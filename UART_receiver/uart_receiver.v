==> flow/design.v <==
module uart_receiver(
    input              CLOCK_50,
    input      [3:0]   KEY,
    input      [9:0]   SW,
    output reg [9:0]   LEDR,     
    output reg [6:0]   HEX0,      
    output reg [6:0]   HEX1,      
    output reg [6:0]   HEX2,      
    inout     [35:0]   GPIO_1,
    output [7:0] output_data
);
    wire reset_n = KEY[0];
    wire rxd;
    assign rxd = GPIO_1[0] ? 1'b1 : 1'b0;
    reg [2:0] rx_sync;
    reg rx_data;
    reg [7:0] buffer_reg;
    reg rx_data_prev;
    wire rx_falling_edge;
    reg [6:0] seg7_patterns [9:0];
    initial begin
        seg7_patterns[0] = 7'b1000000;
        seg7_patterns[1] = 7'b1111001;
        seg7_patterns[2] = 7'b0100100;
        seg7_patterns[3] = 7'b0110000;
        seg7_patterns[4] = 7'b0011001;
        seg7_patterns[5] = 7'b0010010;
        seg7_patterns[6] = 7'b0000010;
        seg7_patterns[7] = 7'b1111000;
        seg7_patterns[8] = 7'b0000000;
        seg7_patterns[9] = 7'b0010000;
    end
    always @(posedge CLOCK_50) begin
        rx_sync <= {rx_sync[1:0], rxd};
        rx_data <= rx_sync[2];
        rx_data_prev <= rx_data;
    end
    assign rx_falling_edge = rx_data_prev & ~rx_data;
    parameter IDLE = 0, START_BIT = 1, DATA_BITS = 2, STOP_BIT = 3;
    parameter CLOCK_FREQ = 50000000;
    parameter BAUD_RATE = 9600;
    parameter CLKS_PER_BIT = CLOCK_FREQ/BAUD_RATE;
    parameter CLKS_PER_HALF_BIT = CLKS_PER_BIT/2;
    reg [15:0] clk_count;
    reg [2:0] bit_index;
    reg [7:0] rx_byte;
    reg [2:0] state;
    reg data_valid;
    reg [7:0] prev_rx_byte;
    always @(posedge CLOCK_50 or negedge reset_n) begin
        if (!reset_n) begin
            state <= IDLE;
            clk_count <= 0;
            bit_index <= 0;
            rx_byte <= 0;
            buffer_reg <= 0;
            data_valid <= 0;
            prev_rx_byte <= 0;
            LEDR <= 0;
            HEX0 <= 7'b1111111;
            HEX1 <= 7'b1111111;
            HEX2 <= 7'b1111111;
        end else begin
            case (state)
                IDLE: begin
                    clk_count <= 0;
                    bit_index <= 0;
                    data_valid <= 0;
                    if (rx_falling_edge) begin
                        state <= START_BIT;
                    end
                end
                START_BIT: begin
                    if (clk_count < CLKS_PER_HALF_BIT - 1) begin
                        clk_count <= clk_count + 1;
                    end else begin
                        if (rx_data == 0) begin
                            clk_count <= 0;
                            state <= DATA_BITS;
                        end else
                            state <= IDLE;
                    end
                end
                DATA_BITS: begin
                    if (clk_count < CLKS_PER_BIT - 1)
                        clk_count <= clk_count + 1;
                    else begin
                        clk_count <= 0;
                        rx_byte[bit_index] <= rx_data;
                        bit_index <= bit_index + 1;
                        if (bit_index == 7) begin
                            bit_index <= 0;
                            state <= STOP_BIT;
                        end
                    end
                end
                STOP_BIT: begin
                    if (clk_count < CLKS_PER_BIT - 1)
                        clk_count <= clk_count + 1;
                    else begin
                        state <= IDLE;
                        if (rx_data == 1) begin
                            if (rx_byte <= 200) begin
                                buffer_reg <= rx_byte;
                                LEDR[7:0] <= rx_byte;
                                HEX0 <= seg7_patterns[rx_byte % 10];
                                HEX1 <= seg7_patterns[(rx_byte / 10) % 10];
                                HEX2 <= seg7_patterns[rx_byte / 100];
                                prev_rx_byte <= rx_byte;
                                data_valid <= 1;
                            end
                        end
                    end
                end
                default: state <= IDLE;
            endcase
        end
    end
    assign output_data = rx_byte;
endmodule
From RTL to reports: uart_receiver
What the tools print for uart_receiver, step after step.
Line numbers count from 1 in the design file above.
Operators: Yosys type, input widths -> output width; for muxes data width and select width s.
Cell names lack the library's common part.
The mark n/a stands for no value.
Design
  top module: uart_receiver
  clock port: CLOCK_50
  cell library: sky130hd
  library corner: tt_025C_1v80

Word level
Counts by Yosys on the flattened word-level netlist (proc, flatten, opt, wreduce; memories kept). Register bits leave out memories and registers merged into their read ports (data or address). Print and check cells are left out.
Yosys's memory passes give these memory sizes; they may raise the number of words (mostly to a power of two), join words into wider ones and drop unused or constant bits.
Bit counts
  memory bits (writable): 0
  bits in registers: 43
  bits in latches: 0
  word-level cells: 65
  bits in read-only memories: 70
  output and inout bits: 75
  memories: 1
  input bits: 15
  clocked read ports x word width: 21
Memory list
  seg7_patterns: words 10, bits a word 7, read ports 3, write ports 0, RTL line 20  | reg [6:0] seg7_patterns [9:0];
Cells by class
  equal/unequal tests: 11
  reductions and logical operators: 11
  $add $sub $neg: 3
  $mul: 0
  divide/modulo/power cells: 4
  shifts and indexed selects: 2
  muxes and demuxes: 16
  bitwise operators: 6
  magnitude comparators: 3
Operators by type and width (count)
  $div 8x7->32 const B: 1
  $mod 32x4->32 const B: 1
  $div 8x4->32 const B: 1
  $mod 8x4->32 const B: 1
  $pmux 16 s4: 1
  $mux 16: 4
  $mux 3: 7
  $add 16x1->16 const B: 1
  $lt 16x12->1 const B: 1
  $lt 16x13->1 const B: 1
  $ne 2x2->1 const B: 6
  $pmux 3 s4: 1
  $shift 1x4->8: 1
  $shift 1x4->8 const A: 1
  $le 8x8->1 const B: 1
  $and 8x8->8: 1
  $or 8x8->8: 1
  $not 8->8: 1
  $eq 3x2->1 const B: 2
  $pmux 3 s2: 1
  $reduce_and 5->1: 1
  $reduce_and 2->1: 2
  $neg 3->4: 1
  $reduce_and 4->1: 1
  $reduce_bool 4->1: 1
  $logic_not 1->1: 3
  $add 3x1->3 const B: 1
  $eq 3x1->1 const B: 1
Not listed: further kinds 9, cells in them 10.

Longest topological paths
Yosys ltp: most cells in a row. Word level: on the elaborated netlist, between registers, memories and ports. Mapped: between sequential cells and ports; inverters and the memories' decode and read muxes count.
Depth
  depth after elaboration: 5
  ABC_AREA: 0
  mapped depth: 23
  mapped depth without buffers: 21

Mapped cells and area
Source: synth_stat.txt of the flow (Yosys; design flattened, memories mapped). It holds for the ABC_AREA given above (unset counts as 0); a run with the other value may have another netlist.
Cells by type
  dfrtp_1: count 38, area in all 950.912 um2
  dfstp_2: count 21, area in all 551.779 um2
  ha_1: count 21, area in all 262.752 um2
  nand2_1: count 63, area in all 236.477 um2
  o21ai_0: count 40, area in all 200.192 um2
  a21oi_1: count 22, area in all 110.106 um2
  inv_1: count 28, area in all 105.101 um2
  dfxtp_1: count 5, area in all 100.096 um2
  nor2_1: count 26, area in all 97.594 um2
  a22o_1: count 10, area in all 87.584 um2
  mux2i_1: count 8, area in all 80.077 um2
  nand3_1: count 14, area in all 70.067 um2
  xnor2_1: count 8, area in all 70.067 um2
  a31oi_1: count 11, area in all 68.816 um2
  nor2b_1: count 10, area in all 62.56 um2
  nor3_1: count 11, area in all 55.053 um2
  buf_4: count 7, area in all 52.55 um2
  nand4_1: count 8, area in all 50.048 um2
Other cell types: 66; their cells: 143.
Synthesis totals
  standard cells after synthesis: 494
  mapped area: 4366.7 um2
  area of sequential cells: 1602.8 um2
  flip-flop cells: 64
  buffer cells: 25

Path before layout
Path of least setup slack by OpenSTA after synthesis, without wires, with an ideal clock, recovery checks aside; 20% of the period is set as input and as output delay. Where synthesis merged equal registers, the netlist keeps one of their names.
Timing after synthesis
  path type: flip-flop to flip-flop
  start: register rx_byte[6]
  end: register HEX1[3]
  buffers on the path: 3
  data required time: 6.081 ns
  setup time: 0.079 ns
  time at the first pin: 0.000 ns
  path slack: 1.920 ns
  clock period: 6.16 ns
  arrival time: 4.161 ns
  stages: 20
  delay of the path: 4.240 ns
  period reached after synthesis: 4.24 ns
"delay of the path" is the arrival time less input delay plus setup time.
"stages": output pins that drive a net of the path, with the launching flip-flop's if there is one; two outputs of one cell count as two.
"period reached after synthesis" is the clock period less the worst setup slack; recovery checks do not enter. This is arithmetic on one report: input and output delays are still those of the set period (20% each).
The rows between start and end are the longest chain of elaborated cells between them; the timing report does not say that the signal goes this way. Where chains are equally long, one stands for them.
Each line given opens the expression or statement behind the cell; cells for indexed reads and writes are added by Yosys, which also makes memories of some case tables.
On the way, after synthesis
  path through: dfrtp_1 -> buf_4 -> or2_2 -> ha_1 -> buf_2 -> o21ai_0 -> and3_1 -> buf_1 -> ha_1 -> inv_1 -> ha_1 -> nor2b_1 -> inv_1 -> a21oi_1 -> nand2b_1 -> o21ai_0 -> mux2_2 -> ha_1 -> mux2_2 -> a22o_1
  length of the longest elaborated chain: 2
  elaborated cells on any way between the ends: 4
  RTL lines with such cells: 2
  classes of those cells: div (2); compare (1); reduce/logical (1)
Ends and longest elaborated chain, after synthesis
  from (decl): RTL line 46  | reg [7:0] rx_byte;
  from (assign): RTL line 55  | rx_byte <= 0;
  from (assign): RTL line 89  | rx_byte[bit_index] <= rx_data;
  $div 8x4->32: RTL line 107  | HEX1 <= seg7_patterns[(rx_byte / 10) % 10];
  $mod 32x4->32: RTL line 107
  to (decl): RTL line 7  | output reg [6:0]   HEX1,

==> results <==
Stored flow runs of uart_receiver (2 of them; Yosys, OpenROAD, sky130hd). They differ in their settings and are not a sequence. Constraints: input delay and output delay 20% of the set period each, output load 0.01 pF.

Flow files of entry A
==> flow/run.sh <==
#!/bin/bash
# the make line also repeats the synthesis and layout settings of config.mk as NAME=value (left out here)
make -C /OpenROAD-flow-scripts/flow DESIGN_CONFIG=/design/flow/config.mk WORK_HOME=/design/flow/orfs CLKGATE_MAP_FILE= finish
==> flow/config.mk <==
export PLATFORM = sky130hd
export DESIGN_NAME = uart_receiver
export DESIGN_NICKNAME = uart_receiver
export VERILOG_FILES = /design/flow/design.v
export SDC_FILE = /design/flow/constraint.sdc
export NUM_CORES = 4
export LEC_CHECK = 0
export CAP_MARGIN = 20
export CORE_MARGIN = 2
export CORE_UTILIZATION = 40
export SLEW_MARGIN = 20
==> flow/constraint.sdc <==
create_clock -name core_clock -period 2.88 [get_ports {CLOCK_50}]
set_input_delay 0.5760 -clock core_clock [delete_from_list [all_inputs] [get_ports {CLOCK_50}]]
set_output_delay 0.5760 -clock core_clock [all_outputs]
set_load 0.01 [all_outputs]

report of entry A: did not finish, route, RSZ-0074

Flow files of entry B
==> flow/run.sh <==
#!/bin/bash
# the make line also repeats the synthesis and layout settings of config.mk as NAME=value (left out here)
make -C /OpenROAD-flow-scripts/flow DESIGN_CONFIG=/design/flow/config.mk WORK_HOME=/design/flow/orfs CLKGATE_MAP_FILE= finish
==> flow/config.mk <==
export PLATFORM = sky130hd
export DESIGN_NAME = uart_receiver
export DESIGN_NICKNAME = uart_receiver
export VERILOG_FILES = /design/flow/design.v
export SDC_FILE = /design/flow/constraint.sdc
export NUM_CORES = 4
export LEC_CHECK = 0
export CAP_MARGIN = 35
export CELL_PAD_IN_SITES_DETAIL_PLACEMENT = 1
export CORE_MARGIN = 4
export CORE_UTILIZATION = 50
export CTS_CLUSTER_SIZE = 55
export GPL_ROUTABILITY_DRIVEN = 0
export MAX_ROUTING_LAYER = met4
export PLACE_DENSITY_LB_ADDON = 0.12
export SLEW_MARGIN = 20
export TNS_END_PERCENT = 20
==> flow/constraint.sdc <==
create_clock -name core_clock -period 4.35 [get_ports {CLOCK_50}]
set_input_delay 0.8700 -clock core_clock [delete_from_list [all_inputs] [get_ports {CLOCK_50}]]
set_output_delay 0.8700 -clock core_clock [all_outputs]
set_load 0.01 [all_outputs]

report of entry B: did not finish, route, RSZ-0074
