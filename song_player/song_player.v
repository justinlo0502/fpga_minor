==> flow/design.v <==
module song_player (
    input CLOCK_50,  
    input [9:0] SW,
    input [3:0] KEY,          
    output reg [18:0] out_note  
);
    parameter C4   = 19'b0010111010100000101;
    parameter Cs4  = 19'b0010110000001001010;
    parameter D4   = 19'b0010100110001111110;
    parameter Ds4  = 19'b0010011101000100101;
    parameter E4   = 19'b0010010100010110011;
    parameter F4   = 19'b0010001100000010100;
    parameter Fs4  = 19'b0010000111111011111;
    parameter G4   = 19'b0001111101000111111;
    parameter Gs4  = 19'b0001110101101100110;
    parameter A4   = 19'b0001101110111110010;
    parameter As4  = 19'b0001101001001001101;
    parameter B4   = 19'b0001100011110111010;
    parameter C5   = 19'b0001011101010000010;
    parameter Cs5  = 19'b0001010111111100101;
    parameter D5   = 19'b0001010011000111110;
    parameter Ds5  = 19'b0001001110100010101;
    parameter E5   = 19'b0001001010001011001;
    parameter F5   = 19'b0001000110000001010;
    parameter Fs5  = 19'b0001000011111101111;
    parameter G5   = 19'b0000111110100011111;
    parameter Gs5  = 19'b0000111010110011001;
    parameter A5   = 19'b0000110111101110010;
    parameter As5  = 19'b0000110101001001101;
    parameter B5   = 19'b0000110011110111010;
    parameter Rest = 19'b0000000000000000000;
    parameter QUARTER_NOTE = 30_000_000;   
    parameter EIGHTH_NOTE = QUARTER_NOTE/2;
    parameter HALF_NOTE = QUARTER_NOTE*2;
    parameter WHOLE_NOTE = QUARTER_NOTE*4;
    parameter SIXTEENTH_NOTE = QUARTER_NOTE/4;
    reg [18:0] song_notes[0:31];  
    reg [31:0] note_durations[0:31];  
    integer note_index;              
    reg [31:0] note_timer;  
    integer i;      
    initial begin
        song_notes[0] = E5;  note_durations[0] = QUARTER_NOTE;  
        song_notes[1] = Rest; note_durations[1] = SIXTEENTH_NOTE;  
        song_notes[2] = E5;  note_durations[2] = QUARTER_NOTE;  
        song_notes[3] = Rest;  note_durations[3] = SIXTEENTH_NOTE;
        song_notes[4] = E5;  note_durations[4] = QUARTER_NOTE;
        song_notes[5] = Rest;  note_durations[5] = QUARTER_NOTE;  
        song_notes[6] = C5; note_durations[6] = QUARTER_NOTE;
        song_notes[7] = E5;  note_durations[7] = QUARTER_NOTE;
        song_notes[8] = G5;  note_durations[8] = HALF_NOTE;  
        song_notes[9] = Rest;  note_durations[9] = QUARTER_NOTE;  
        song_notes[10] = G4; note_durations[10] = QUARTER_NOTE;
        song_notes[11] = Rest; note_durations[11] = QUARTER_NOTE;
        song_notes[12] = C5; note_durations[12] = QUARTER_NOTE;
        song_notes[13] = Rest; note_durations[13] = EIGHTH_NOTE;
        song_notes[14] = G4; note_durations[14] = QUARTER_NOTE;
        song_notes[15] = Rest; note_durations[15] = EIGHTH_NOTE;
        song_notes[16] = E4; note_durations[16] = QUARTER_NOTE;
        song_notes[17] = Rest; note_durations[17] = EIGHTH_NOTE;
        song_notes[18] = A4; note_durations[18] = QUARTER_NOTE;
        song_notes[19] = Rest; note_durations[19] = SIXTEENTH_NOTE;
        song_notes[20] = B4; note_durations[20] = QUARTER_NOTE;
        song_notes[21] = Rest; note_durations[21] = SIXTEENTH_NOTE;
        song_notes[22] = As4; note_durations[22] = QUARTER_NOTE;
        song_notes[23] = A4; note_durations[23] = QUARTER_NOTE;
        song_notes[24] = G4; note_durations[24] = QUARTER_NOTE * 3/2;
        song_notes[25] = E5; note_durations[25] = QUARTER_NOTE * 3/2;
        song_notes[26] = G5; note_durations[26] = QUARTER_NOTE * 3/2;
        song_notes[27] = A5; note_durations[27] = QUARTER_NOTE;
        for (i = 28; i < 32; i = i + 1) begin
            song_notes[i] = Rest;
            note_durations[i] = QUARTER_NOTE;
        end
    end
    reg playing;
    reg prev_key;
    always @(posedge CLOCK_50) begin
        if (!KEY[0]) begin   
            note_index <= 0;
            note_timer <= 0;
            out_note <= Rest;
            playing <= 0;
            prev_key <= 1;
        end else begin
            if (prev_key && !KEY[1]) begin   
                playing <= !playing;          
            end
            prev_key <= KEY[1];
            if (playing) begin
                if (note_timer == 0) begin
                    out_note <= song_notes[note_index];
                    note_timer <= note_durations[note_index];
                    if (note_index >= 31)
                        note_index <= 0;
                    else
                        note_index <= note_index + 1;
                end else begin
                    note_timer <= note_timer - 1;
                end
            end else begin
                out_note <= Rest;
                note_timer <= 0;
                note_index <= 0;
            end
        end
    end
endmodule
======== Reports on song_player ========
Tool output for the design above, in the order of the flow.
Line numbers count from 1 in the design file above.
Operators carry their Yosys type and port widths (W data, S select, Z words).
Cell names lack the library's common part.
A cell with - has no value.
inputs
  top module .............................. song_player
  clock ................................... CLOCK_50
  library ................................. sky130hd
  library corner .......................... tt_025C_1v80

======== After elaboration ========
Yosys after proc, flatten, opt, wreduce and memory -nomap, before mapping. Print and check cells are not counted. Equal cells are merged and count once.
Memory sizes are those after Yosys's memory passes, which may raise the word count (mostly to a power of two), join words into wider ones and drop unused or constant bits.
cells by class
  multiplexer cells ....................... 4
  reductions and logical operators ........ 6
  add/subtract/negate cells ............... 2
  magnitude comparators ................... 1
operators with widths
  cell                     number
  $mux W32                 2
  $sub A32 B1 Y32 const B  1
  $add A32 B2 Y32 const B  1
  $ge A32 B6 Y1 const B    1
  $logic_not A32 Y1        1
  $mux W5                  2
  $logic_not A1 Y1         3
  $reduce_and A2 Y1        1
  $logic_and A1 B1 Y1      1
word-level totals
  ROM bits ................................ 1,184
  memory cells ............................ 2
  word width x clocked read ports ......... 37
  register bits after elaboration ......... 85
  input port bits ......................... 15
  word-level cells ........................ 20
memories
  memory          depth  width  rd ports  write ports  line  source
  note_durations  32     20     1         0            38    reg [31:0] note_durations[0:31];
  song_notes      32     17     1         0            37    reg [18:0] song_notes[0:31];

======== Longest topological paths ========
Longest topological path by Yosys (ltp), each cell counted once; first at word level (registers and memories cut), then after technology mapping (sequential cells cut; the memories' decode and read muxes count).
depth
  depth in word-level cells ............... 4
  ABC_AREA ................................ 0
  mapped depth ............................ 10
  gate-level depth less buffers ........... 9

======== After synthesis ========
Source: synth_stat.txt of the flow (Yosys; design flattened, memories mapped). It holds for the ABC_AREA given above (unset counts as 0); a run with the other value may have another netlist.
Totals and module areas in this step are rounded.
mapped netlist
  cells in the netlist .................... 587
  cell area after synthesis ............... 4,777 um2
  buffers ................................. 32
  flip-flops .............................. 93
cell types
  cell type  number  total area (um2)
  dfxtp_1    93      1.86E+03
  nor2_1     78      292.781
  xor2_1     26      227.718
  a21oi_1    44      220.211
  xnor2_1    22      192.685
  nand2_1    41      153.898
  o21ai_0    27      135.13
  nand3_1    23      115.11
  nor4_1     18      112.608
  nor3_1     19      95.091
  clkbuf_1   24      90.086
  a211oi_1   11      82.579
  ha_1       6       75.072
  nand4_1    11      68.816
  and4_1     7       61.309
  or4_1      8       60.058
  or3_1      9       56.304
  o31ai_1    7       52.55
Not listed: further types 43, cells in them 113.

======== Timing after synthesis ========
Source: OpenSTA report_checks on the synthesized netlist (no wires, ideal clock, input and output delay 20% of the period each), path of least setup slack; recovery checks are left aside. Register names are those of the netlist, which keeps one name where synthesis merged equal registers.
timing path post-synthesis
  path kind ............................... reg2reg
  start point ............................. register note_timer[0]
  end point ............................... register (name not given)
  path delay .............................. 2.753 ns
  setup slack ............................. 1.917 ns
  data required time ...................... 4.550 ns
  data arrival time ....................... 2.633 ns
  stages .................................. 10
  path buffers ............................ 1
  setup time .............................. 0.120 ns
  period .................................. 4.67 ns
  synthesis period reached ................ 2.753 ns
"path delay" = arrival - input delay + setup time.
"stages" counts driving pins, that of a launching flip-flop among them; a cell with two outputs on the path counts twice.
"synthesis period reached" is the clock period less the worst setup slack; recovery checks do not enter. This is arithmetic on one report: input and output delays are still those of the set period (20% each).
At most two assigning lines are given for a register; there are more.
on the way, post-synthesis
  path through ............................ dfxtp_1 -> inv_1 -> ha_1 -> or4b_1 -> buf_2 -> or4_4 -> nor4_4 -> xnor2_1 -> o22ai_1 -> a211o_1
RTL lines, path post-synthesis
  element          line  source
  start, declared  40    reg [31:0] note_timer;
  start, assigned  93    note_timer <= note_durations[note_index];
  start, assigned  99    note_timer <= note_timer - 1;
No chain of elaborated cells between the ends is given.

======== Timing after layout ========
From the final timing report of run 2: the path of least setup slack in the routed layout; clock arrival at registers is part of the times.
timing path after layout
  path kind ............................... reg2reg
  start point ............................. register note_timer[0]
  end point ............................... register (name not given)
  data arrival time ....................... 3.10 ns
  data required time ...................... 3.19 ns
  period .................................. 2.97 ns
  setup slack ............................. 0.09 ns
  setup time .............................. 0.12 ns
  path buffers ............................ 2
  stages .................................. 11
At most two assigning lines are given for a register; there are more.
on the way, after layout
  path through ............................ dfxtp_1 -> inv_1 -> ha_1 -> or4b_1 -> buf_4 -> nor3_4 -> nand3_1 -> buf_4 -> and4_1 -> o31ai_1 -> a21oi_1
RTL lines, path after layout
  element          line  source
  start, declared  40    reg [31:0] note_timer;
  start, assigned  93    note_timer <= note_durations[note_index];
  start, assigned  99    note_timer <= note_timer - 1;
No chain of elaborated cells between the ends is given.

Hand-over note for song_player

Measured results for song_player: 2 stored runs of the Yosys and OpenROAD flow on sky130hd. The settings differ; the order carries no meaning. The constraints put input and output delay at 20% of the set period each and load the outputs with 0.01 pF.
"worst setup path time" is the time allowed to the run's worst setup path (the clock period less input and output delay, where it has them) less its slack. Clock arrival times count: a late capture clock shortens it, a late launch clock lengthens it.
Measured values are rounded.

---- run 1 ----
settings
  period_ns = 2.11
  CORE_UTILIZATION = 68
  SETUP_SLACK_MARGIN = -0.07
  PLACE_DENSITY = 0.45
  CORE_ASPECT_RATIO = 0.76
  ABC_AREA = 0
  GPL_TIMING_DRIVEN = 0
  CAP_MARGIN = 5
  CORE_MARGIN = 2
  SLEW_MARGIN = 20
results
  no results, routing failed with DPL-0038

---- run 2 ----
settings
  period_ns = 2.97
  SETUP_SLACK_MARGIN = -0.22
  CAP_MARGIN = 20
  CORE_MARGIN = 2
  CORE_UTILIZATION = 40
  SLEW_MARGIN = 20
results
  worst setup path time ................... 2.88 ns
  worst path kind ......................... reg2reg
  standard-cell area of the final layout .. 5,524 um2
  setup slack of the worst path ........... 0.090 ns
  die size ................................ 12,830 um2
  worst hold slack ........................ 0.463 ns
  final utilization ....................... 0.48
  area of the synthesized netlist ......... 4,777 um2

End of note.
